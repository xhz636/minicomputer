==> flow/design.v <==
`timescale 1ns / 1ps
module PS2KeyboardController(
    input clk,
    input rst,
    inout ps2data,
    inout ps2clk,
    input read,
    output [7:0] data,
    output ready,
    input send,
    input [7:0] senddata,
    output overflow
    );
    wire ps2clknegedge;
    reg [9:0] buffer;
    reg [7:0] fifo [15:0];
    reg [3:0] counter, sendcnt;
    reg [3:0] writeptr, readptr;
    reg [1:0] ps2clkcheck;
    reg sending;
    reg [9:0] senddatareg;
    reg dataout, clkout;
    reg databit;
    reg [12:0] timecnt;
    reg ofreg;
    assign ps2data  = dataout ? databit : 1'bz;
    assign ps2clk   = clkout  ? 1'b0    : 1'bz;
    assign data     = fifo[readptr];
    assign ready    = (writeptr != readptr);
    assign overflow = ofreg;
    always @ (posedge clk or posedge rst) begin
        if (rst) begin
            ps2clkcheck <= 2'b0;
        end
        else begin
            ps2clkcheck <= {ps2clkcheck[0], ps2clk};
        end
    end
    assign ps2clknegedge = ps2clkcheck[1] & ~ps2clkcheck[0];
    always @ (posedge clk or posedge rst) begin
        if (rst) begin
            counter  <= 4'b0;
            writeptr <= 4'b0;
            readptr  <= 4'b0;
            ofreg    <= 1'b0;
        end
        else if (ps2clknegedge && (!sending)) begin
            if (counter == 4'd10) begin
                counter <= 4'd0;
                if ((buffer[0] == 1'b0) && (ps2data) && (^buffer[9:1])) begin
                    if ((writeptr + 4'b1) != readptr) begin
                        fifo[writeptr] <= buffer[8:1];
                        writeptr <= writeptr + 4'b1;
                    end
                    else begin
                        ofreg <= 1'b1;
                    end
                end
            end
            else begin
                buffer[counter] <= ps2data;
                counter <= counter + 4'd1;
            end
        end
        else if (read && ready) begin
            readptr <= readptr + 4'b1;
            ofreg <= 1'b0;
        end
    end
    always @ (posedge clk or posedge rst) begin
        if (rst) begin
            sending <= 1'b0;
            sendcnt <= 4'd0;
            senddatareg <= 8'b0;
            dataout <= 1'b0;
            clkout  <= 1'b0;
            databit <= 1'b1;
            timecnt <= 13'd0;
        end
        else if (send) begin
            sending <= 1'b1;
            sendcnt <= 4'd0;
            senddatareg <= {~(^senddata), senddata, 1'b0};
            dataout <= 1'b0;
            clkout  <= 1'b1;
            databit <= 1'b1;
            timecnt <= 13'd1;
        end
        else if (sending) begin
            if (clkout) begin
                timecnt <= timecnt + 13'd1;
                if (timecnt == 13'd0) begin
                    clkout  <= 1'b0;
                    dataout <= 1'b1;
                    databit <= 1'b0;
                end
            end
            else begin
                if (ps2clknegedge) begin
                    if (sendcnt < 4'd10) begin
                        sendcnt <= sendcnt + 4'd1;
                        timecnt <= 13'd0;
                    end
                    else if (!ps2data) begin
                        sending <= 1'b0;
                    end
                end
                else if ((timecnt == 13'd750) && (sendcnt != 4'd0)) begin
                    if (sendcnt != 4'd10) begin
                        databit <= senddatareg[sendcnt];
                        timecnt <= 13'd0;
                    end
                    else begin
                        dataout <= 1'b0;
                        databit <= 1'b1;
                    end
                end
                else begin
                    timecnt <= timecnt + 13'd1;
                end
            end
        end
    end
endmodule
; ---- Reports on PS2KeyboardController
; The steps from the RTL of PS2KeyboardController to its reports follow in flow order.
; Line numbers count from 1 in the design file above.
; Operators: Yosys type, input widths -> output width; for muxes data width and select width s.
; Cell names lack the library's common part.
; A cell with n/a has no value.
[setup]
top = PS2KeyboardController
clock_port = clk
library = sky130hd
pvt_corner = tt_025C_1v80

; ---- After elaboration
; Counts by Yosys on the flattened word-level netlist (proc, flatten, opt, wreduce). Print and check cells are left out. Cells with the same type and inputs are merged into one.
[bits]
mem_bits_rw = 0
in_bits = 12
clocked_rd_ports_x_width = 0
mem_count = 0
out_inout_bits = 12
latch_bits = 0
rom_bits = 0
word_cells = 179
reg_bits = 183
[classes]
n_logic = 10
n_shift = 3
equal = 44
n_div = 0
add_sub_neg = 6
mux = 45
reduce_and_logical = 41
cmp = 1
n_mul = 0
[op_table]
columns = op, n
row1 = $pmux 8 s16, 1
row2 = $reduce_and 6->1, 16
row3 = $mux 13, 7
row4 = $eq 4x4->1 const B, 17
row5 = $eq 4x3->1 const B, 8
row6 = $mux 1, 31
row7 = $mux 4, 6
row8 = $add 4x1->4 const B, 4
row9 = $eq 4x2->1 const B, 4
row10 = $reduce_and 4->1, 4
row11 = $add 13x1->13 const B, 1
row12 = $eq 13x10->1 const B, 1
row13 = $logic_not 13->1, 1
row14 = $shift 1x5->10, 1
row15 = $shift 1x5->10 const A, 1
row16 = $and 10x10->10, 1
row17 = $or 10x10->10, 1
row18 = $shiftx 10x4->1, 1
row19 = $not 10->10, 1
row20 = $reduce_xor 9->1, 1
row21 = $reduce_bool 2->1, 4
row22 = $eq 4x1->1 const B, 2
row23 = $ne 4x4->1, 2
row24 = $logic_not 4->1, 2
row25 = $reduce_xor 8->1, 1
row26 = $not 1->1, 6
row27 = $ne 3x3->1 const B, 2
row28 = $reduce_and 3->1, 2
; Not listed: further kinds 15, cells in them 21.

; ---- Depth
; Yosys ltp: most cells in a row. Word level: on the elaborated netlist, between registers, memories and ports. Mapped: between sequential cells and ports; inverters and the memories' decode and read muxes count.
[logic_depth]
ltp_word = 7
abc_area = 0
mapped_depth = 9
depth_no_buf = 7

; ---- Synthesis result
; Source: synth_stat.txt of the flow (Yosys; design flattened, memories mapped). It holds for the ABC_AREA given above (unset counts as 0); a run with the other value may have another netlist.
; The area totals of this step are shown rounded.
[synth_totals]
ff_cells = 33
buffers = 17
mapped_area_um2 = 1890
sequential_area_um2 = 827
mapped_cells = 187
[types]
columns = cell, n, area_total_um2
row1 = dfrtp_1, 32, 800.768
row2 = mux2_2, 10, 112.608
row3 = buf_4, 12, 90.086
row4 = ha_1, 7, 87.584
row5 = xnor2_1, 10, 87.584
row6 = nand3_1, 16, 80.077
row7 = o311ai_0, 8, 70.067
row8 = nand2_1, 18, 67.565
row9 = inv_1, 11, 41.29
row10 = nor2_1, 9, 33.782
row11 = a22oi_1, 4, 30.029
row12 = o31ai_1, 4, 30.029
row13 = and4_1, 3, 26.275
row14 = dfstp_2, 1, 26.275
row15 = nor2b_1, 4, 25.024
row16 = mux4_2, 1, 22.522
row17 = nor4_4, 1, 21.27
row18 = mux2i_1, 2, 20.019
; Not listed: further types 23, cells in them 34.

; ---- Path before layout
; Source: OpenSTA report_checks on the synthesized netlist (no wires, ideal clock, input and output delay 20% of the period each), path of least setup slack; recovery checks are left aside. Register names are those of the netlist, which keeps one name where synthesis merged equal registers.
[synth_timing]
path_type = register to register
startpoint = register timecnt[10]
endpoint = register timecnt[11]
delay_ns = 1.960
path_buffers = 1
clock_period_ns = 2.47
arrival_ns = 1.831
t_first_pin_ns = 0.000
t_required_ns = 2.341
setup_ns = 0.129
slack_ns = 0.509
driving_pins = 7
synth_period_reached_ns = 1.961
; "delay_ns" is the arrival time less input delay plus setup time.
; "driving_pins": output pins that drive a net of the path, with the launching flip-flop's if there is one; two outputs of one cell count as two.
; "synth_period_reached_ns" = period - worst setup slack (recovery checks aside). The figure is calculated, with input and output delays left at 20% of the set period.
; The rows between start and end are the longest chain of elaborated cells between them; the timing report does not say that the signal goes this way. Where chains are equally long, one stands for them.
; A line is the first line of the expression or statement that the cell stems from. Yosys adds cells for indexed reads and writes and turns some case tables into memories.
; At most two assigning lines are given for a register; there are more.
[synth_between]
path_cell_list = dfrtp_1 -> or4_4 -> nor4_4 -> a21oi_2 -> buf_4 -> a22oi_1 -> o31ai_1
elab_chain_cells = 7
cone_cells = 10
classes_between = add/sub: 1; eq/ne: 2; mux: 5; reduce/logical: 2
[synth_rtl]
columns = element, line
row1 = "start, declared", 24  ; reg [12:0] timecnt;
row2 = "start, assigned", 91  ; timecnt <= timecnt + 13'd1;
row3 = "start, assigned", 119  ; timecnt <= timecnt + 13'd1;
row4 = $eq 13x10->1, 108  ; else if ((timecnt == 13'd750) && (sendcnt != 4'd0)) begin
row5 = $logic_and 1x1->1, 108
row6 = $mux 13, 108
row7 = $mux 13, 99  ; if (ps2clknegedge) begin
row8 = $mux 13, 90  ; if (clkout) begin
row9 = $mux 13, 89  ; else if (sending) begin
row10 = $mux 13, 80  ; else if (send) begin
row11 = "end, assigned", 91
row12 = "end, assigned", 119
row13 = "end, declared", 24

; ---- Path in the finished layout
; From the final timing report of run 1: the path of least setup slack in the routed layout; clock arrival at registers is part of the times.
[layout_timing]
path_type = register to register
startpoint = register timecnt[8]
endpoint = register timecnt[9]
driving_pins = 8
setup_ns = 0.11
t_first_pin_ns = 0.34
slack_ns = 0.27
arrival_ns = 2.14
t_required_ns = 2.42
clock_period_ns = 2.19
path_buffers = 2
; The rows between start and end are the longest chain of elaborated cells between them; the timing report does not say that the signal goes this way. Where chains are equally long, one stands for them.
; At most two assigning lines are given for a register; there are more.
[layout_between]
path_cell_list = dfrtp_1 -> or4_4 -> nor4_4 -> buf_4 -> a21oi_4 -> buf_6 -> a22oi_2 -> o31ai_2
elab_chain_cells = 7
cone_cells = 10
classes_between = add/sub: 1; eq/ne: 2; mux: 5; reduce/logical: 2
[layout_rtl]
columns = element, line
row1 = "start, declared", 24  ; reg [12:0] timecnt;
row2 = "start, assigned", 91  ; timecnt <= timecnt + 13'd1;
row3 = "start, assigned", 119  ; timecnt <= timecnt + 13'd1;
row4 = $eq 13x10->1, 108  ; else if ((timecnt == 13'd750) && (sendcnt != 4'd0)) begin
row5 = $logic_and 1x1->1, 108
row6 = $mux 13, 108
row7 = $mux 13, 99  ; if (ps2clknegedge) begin
row8 = $mux 13, 90  ; if (clkout) begin
row9 = $mux 13, 89  ; else if (sending) begin
row10 = $mux 13, 80  ; else if (send) begin
row11 = "end, assigned", 91
row12 = "end, assigned", 119
row13 = "end, declared", 24

Memo
Re: implementation data of PS2KeyboardController

2 stored runs of PS2KeyboardController in the flow (synthesis by Yosys, layout by OpenROAD, sky130hd cells), in arbitrary order. Constraints: input delay and output delay 20% of the set period each, output load 0.01 pF.
"timing.achieved_period_ns" means the clock period less the worst setup slack. The figure is calculated, with input and output delays left at 20% of the set period.
"worst_path_allowed_less_slack_ns": the worst setup path's part of the clock period (all of it between registers, 20% less for each end at a port) less its slack. A launch clock that arrives late makes it longer, a capture clock that arrives late makes it shorter.
By "total_power_mw" is meant OpenSTA's value without simulated activity: inputs other than the clock are taken to toggle once in ten clock periods, and the tool carries that through the logic.
Measured values are rounded.

# run 1
==> flow/run.sh <==
#!/bin/bash
# the make line also repeats the synthesis and layout settings of config.mk as NAME=value (left out here)
make -C /OpenROAD-flow-scripts/flow DESIGN_CONFIG=/design/flow/config.mk WORK_HOME=/design/flow/orfs CLKGATE_MAP_FILE= finish
==> flow/config.mk <==
export PLATFORM = sky130hd
export DESIGN_NAME = PS2KeyboardController
export DESIGN_NICKNAME = PS2KeyboardController
export VERILOG_FILES = /design/flow/design.v
export SDC_FILE = /design/flow/constraint.sdc
export NUM_CORES = 4
export LEC_CHECK = 0
export CAP_MARGIN = 40
export CORE_MARGIN = 2
export CORE_UTILIZATION = 52
export CTS_CLUSTER_SIZE = 20
export GPL_ROUTABILITY_DRIVEN = 0
export PLACE_DENSITY_LB_ADDON = 0.06
export SETUP_SLACK_MARGIN = 0.49
export SLEW_MARGIN = 20
==> flow/constraint.sdc <==
create_clock -name core_clock -period 2.19 [get_ports {clk}]
set_input_delay 0.4380 -clock core_clock [delete_from_list [all_inputs] [get_ports {clk}]]
set_output_delay 0.4380 -clock core_clock [all_outputs]
set_load 0.01 [all_outputs]

==> run 1: results <==
worst_path_allowed_less_slack_ns=1.92
timing.worst_path_kind="register to register"
timing.achieved_period_ns=1.917
synth_area_um2=1890
setup_tns_ns=0.000
cell_area_final_um2=2510
worst_hold_slack_ns=0.204
design_die_area_um2=4140
worstSetupSlack_ns=0.273
total_power_mw=1.33
post_route_util_pct=73.6

# run 2
==> flow/run.sh <==
#!/bin/bash
# the make line also repeats the synthesis and layout settings of config.mk as NAME=value (left out here)
make -C /OpenROAD-flow-scripts/flow DESIGN_CONFIG=/design/flow/config.mk WORK_HOME=/design/flow/orfs CLKGATE_MAP_FILE= finish
==> flow/config.mk <==
export PLATFORM = sky130hd
export DESIGN_NAME = PS2KeyboardController
export DESIGN_NICKNAME = PS2KeyboardController
export VERILOG_FILES = /design/flow/design.v
export SDC_FILE = /design/flow/constraint.sdc
export NUM_CORES = 4
export LEC_CHECK = 0
export CAP_MARGIN = 40
export CELL_PAD_IN_SITES_DETAIL_PLACEMENT = 2
export CELL_PAD_IN_SITES_GLOBAL_PLACEMENT = 3
export CORE_MARGIN = 2
export CORE_UTILIZATION = 45
export CTS_CLUSTER_SIZE = 60
export GPL_ROUTABILITY_DRIVEN = 0
export PLACE_DENSITY_LB_ADDON = 0.01
export SETUP_SLACK_MARGIN = 0.22
export SLEW_MARGIN = 20
==> flow/constraint.sdc <==
create_clock -name core_clock -period 3.69 [get_ports {clk}]
set_input_delay 0.7380 -clock core_clock [delete_from_list [all_inputs] [get_ports {clk}]]
set_output_delay 0.7380 -clock core_clock [all_outputs]
set_load 0.01 [all_outputs]

==> run 2: results <==
worst_path_allowed_less_slack_ns=2.42
timing.worst_path_kind="register to register"
timing.achieved_period_ns=2.416
synth_area_um2=1890
setup_tns_ns=0.000
cell_area_final_um2=2130
worst_hold_slack_ns=0.485
design_die_area_um2=4740
worstSetupSlack_ns=1.27
total_power_mw=0.782
post_route_util_pct=52.8
